==> flow/design.v <==
module pwm_counter(pwm, strt, clk, rst_n, n_rom);
input strt; 
input clk, rst_n;
input [15:0]n_rom; 
output pwm;
reg pwm; 
reg [15:0] count_out;
localparam total=16'd50000;
reg en;
wire din;
assign din=(~strt)? 1'b1 : en;
always@(posedge clk, negedge rst_n)
begin
if(~rst_n)
en <= 1'd0;
else
en <= din;
end
always@(posedge clk, negedge rst_n)
begin
if(~rst_n )  
begin
	count_out<=16'd0;
	pwm<=1'b0;
end
else
begin
	if(en) 
	begin
		count_out<=count_out+1'd1;
		if(count_out<=total) 
		begin
			if(count_out<n_rom)
			begin
				pwm<=1'b1;
			end
			else if(count_out>n_rom)
			begin
				pwm<=1'b0;
			end
			else
			begin
				pwm<=pwm;
			end
		end  
		else	
		begin
			count_out<=16'd0;
		end
	end 
	else
	begin
		count_out<=16'd0;
	end
end 
end 
endmodule
* From RTL to reports: pwm_counter
Tool output for the design above, in the order of the flow.
Lines are those of the file above, counted from 1.
Operators carry their Yosys type and port widths (W data, S select, Z words).
Library cell names are shortened.
Not given: n/a
- Top module :: pwm_counter
- Clock :: clk
- Library :: sky130hd
- Timing corner :: tt_025C_1v80

* Elaborated design
Counts by Yosys on the flattened word-level netlist (proc, flatten, opt, wreduce; memories kept). Register bits leave out memories and registers merged into their read ports (data or address). Print and check cells are left out. Cells with the same type and inputs are merged into one.
- Flip-flop bits (word level) :: 18
- Input port bits :: 19
- Word-level cells :: 13
- Output and inout port bits :: 1
- Reduce/logical cells :: 2
- Multiplexer cells :: 4
- Magnitude comparators :: 3
- $add $sub $neg :: 1
** Operator list (number)
- $mux W16 :: 2
- $add A16 B1 Y16 const B :: 1
- $gt A16 B16 Y1 :: 1
- $lt A16 B16 Y1 :: 1
- $le A16 B16 Y1 const B :: 1
- $reduce_and A3 Y1 :: 1
- $reduce_bool A2 Y1 :: 1
- $mux W1 :: 2

* Logic depth
Yosys ltp: most cells in a row. Word level: on the elaborated netlist, between registers, memories and ports. Mapped: between sequential cells and ports; inverters and the memories' decode and read muxes count.
- Depth after elaboration :: 3
- ABC_AREA :: 0
- Mapped depth :: 7
- Mapped depth without buffers :: 7

* Synthesis result
Source: synth_stat.txt of the flow (Yosys; design flattened, memories mapped). It holds for the ABC_AREA given above (unset counts as 0); a run with the other value may have another netlist.
The area totals of this step are shown rounded.
- Mapped cells :: 141
- Flip-flop cells :: 18
- Buffer cells :: 4
- Synthesis area :: 1270 µm²
- Area of sequential cells :: 450 µm²
** Cell types
- dfrtp_1 :: number 18, area in all 450.432 µm²
- ha_1 :: number 18, area in all 225.216 µm²
- xor2_1 :: number 10, area in all 87.584 µm²
- inv_1 :: number 19, area in all 71.318 µm²
- nor2_1 :: number 18, area in all 67.565 µm²
- nand4_1 :: number 9, area in all 56.304 µm²
- a21oi_1 :: number 8, area in all 40.038 µm²
- nand2_1 :: number 7, area in all 26.275 µm²
- xnor2_1 :: number 3, area in all 26.275 µm²
- and3_1 :: number 4, area in all 25.024 µm²
- nand3_1 :: number 5, area in all 25.024 µm²
- o21ai_0 :: number 4, area in all 20.019 µm²
- and4_1 :: number 2, area in all 17.517 µm²
- o41ai_2 :: number 1, area in all 16.266 µm²
- nor4b_2 :: number 1, area in all 15.014 µm²
- buf_6 :: number 1, area in all 11.261 µm²
- a221o_1 :: number 1, area in all 10.01 µm²
- a41o_1 :: number 1, area in all 10.01 µm²
Not listed: further types 10, cells in them 11.

* Timing after synthesis
Path of least setup slack by OpenSTA after synthesis, without wires, with an ideal clock, recovery checks aside; 20% of the period is set as input and as output delay. Where synthesis merged equal registers, the netlist keeps one of their names.
- Path type :: register -> register
- Start point :: register count_out[11]
- End point :: register pwm
- Time at the first pin :: 0.000 ns
- Data required time :: 1.468 ns
- Library setup time :: 0.132 ns
- Arrival time :: 1.530 ns
- Driving pins on the path :: 6
- Path delay :: 1.662 ns
- Clock period :: 1.6 ns
- Buffers on the path :: 0
- Setup slack :: -0.062 ns
- Synthesis period reached :: 1.662 ns
"path delay" = arrival - input delay + setup time.
"driving pins on the path": output pins that drive a net of the path, with the launching flip-flop's if there is one; two outputs of one cell count as two.
"synthesis period reached" = period - worst setup slack (recovery checks aside). The figure is calculated, with input and output delays left at 20% of the set period.
The rows between start and end are the longest chain of elaborated cells between them; the timing report does not say that the signal goes this way. Where chains are equally long, one stands for them.
A line is the first line of the expression or statement that the cell stems from. Yosys adds cells for indexed reads and writes and turns some case tables into memories.
A register here has more assigning lines than the two given.
- Path through :: dfrtp_1 > ha_1 > nand4_1 > or4_1 > a21oi_1 > o41ai_2
- Length of the longest elaborated chain :: 3
- Elaborated cells between the ends (all ways) :: 7
- Source lines of those cells :: 3
- Those cells by class :: compare: 3; mux: 2; reduce/logical: 2
** Ends and longest elaborated chain, after synthesis
- start, declared :: line 7 : reg [15:0] count_out;
- start, assigned :: line 23 : count_out<=16'd0;
- start, assigned :: line 30 : count_out<=count_out+1'd1;
- $gt A16 B16 Y1 :: line 37 : else if(count_out>n_rom)
- $mux W1 :: line 37
- $mux W1 :: line 33 : if(count_out<n_rom)
- end, assigned :: line 35 : pwm<=1'b1;
- end, assigned :: line 43 : pwm<=pwm;
- end, declared :: line 5 : output pwm;

* Path in the finished layout
Path of least setup slack in the final report of run A (OpenROAD, finished layout, wires in). Where an end is a register, its clock arrival counts in the times.
- Path type :: input -> register
- Start point :: input port n_rom[11]
- End point :: register pwm
- Library setup time :: 0.13 ns
- Setup slack :: 0.70 ns
- Arrival time :: 2.43 ns
- Buffers on the path :: 1
- Time at the first pin :: 0.60 ns
- Input delay :: 0.60 ns
- Data required time :: 3.12 ns
- Driving pins on the path :: 7
- Clock period :: 3.0 ns
The rows between start and end are the longest chain of elaborated cells between them; the timing report does not say that the signal goes this way. Where chains are equally long, one stands for them.
A register here has more assigning lines than the two given.
- Path through :: clkdlybuf4s50_1 > inv_1 > ha_1 > nand4_1 > or4_1 > a21oi_1 > o41ai_2
- Length of the longest elaborated chain :: 3
- Elaborated cells between the ends (all ways) :: 6
- Source lines of those cells :: 2
- Those cells by class :: compare: 2; mux: 2; reduce/logical: 2
** Ends and longest elaborated chain, after layout
- start, declared :: line 4 : input [15:0]n_rom;
- $gt A16 B16 Y1 :: line 37 : else if(count_out>n_rom)
- $mux W1 :: line 37
- $mux W1 :: line 33 : if(count_out<n_rom)
- end, assigned :: line 35 : pwm<=1'b1;
- end, assigned :: line 43 : pwm<=pwm;
- end, declared :: line 5 : output pwm;

# Flow runs of pwm_counter

Module pwm_counter, platform sky130hd: 2 stored runs of the flow (Yosys, OpenROAD) with differing settings, in no particular order. Input and output delays are each 20% of the period that was set; the output load is 0.01 pF.
"clock period reached" is the run's clock period less its worst setup slack. It is reckoned from that one timing run; input and output delays stay at 20% of the period that was set.
"time of the worst setup path": the worst setup path's part of the clock period (all of it between registers, 20% less for each end at a port) less its slack. A launch clock that arrives late makes it longer, a capture clock that arrives late makes it shorter.
"total design power": no workload was simulated; the value follows from the tool's default switching activity.
Values from the reports are rounded here.

** Run A
- Settings :: period_ns=3.0; CORE_UTILIZATION=18; PLACE_DENSITY=0.71; HOLD_SLACK_MARGIN=0.08; CORE_ASPECT_RATIO=0.6; GPL_TIMING_DRIVEN=0; CTS_CLUSTER_SIZE=91; SLEW_MARGIN=15; CAP_MARGIN=20; CORE_MARGIN=2
- Standard-cell area of the final layout :: 1640 µm²
- Time of the worst setup path :: 1.70 ns
- Worst setup path kind :: input -> register
- Worst hold slack after layout :: 0.469 ns
- Total design power :: 0.868 mW
- Cell area after synthesis :: 1270 µm²
- Overall die area :: 7760 µm²
- Clock period reached :: 2.305 ns
- Utilization after layout :: 0.244
- Setup total negative slack :: 0.000 ns
- Setup slack of the worst path :: 0.695 ns

** Run B
- Settings :: period_ns=2.91; CORE_UTILIZATION=57; PLACE_DENSITY_LB_ADDON=0.2; ABC_AREA=0; GPL_ROUTABILITY_DRIVEN=1; CTS_CLUSTER_SIZE=28; CAP_MARGIN=20; CORE_MARGIN=2; SLEW_MARGIN=20
- Standard-cell area of the final layout :: 1510 µm²
- Time of the worst setup path :: 1.54 ns
- Worst setup path kind :: input -> register
- Worst hold slack after layout :: 0.481 ns
- Total design power :: 0.771 mW
- Cell area after synthesis :: 1270 µm²
- Overall die area :: 2620 µm²
- Clock period reached :: 2.122 ns
- Utilization after layout :: 0.701
- Setup total negative slack :: 0.000 ns
- Setup slack of the worst path :: 0.788 ns
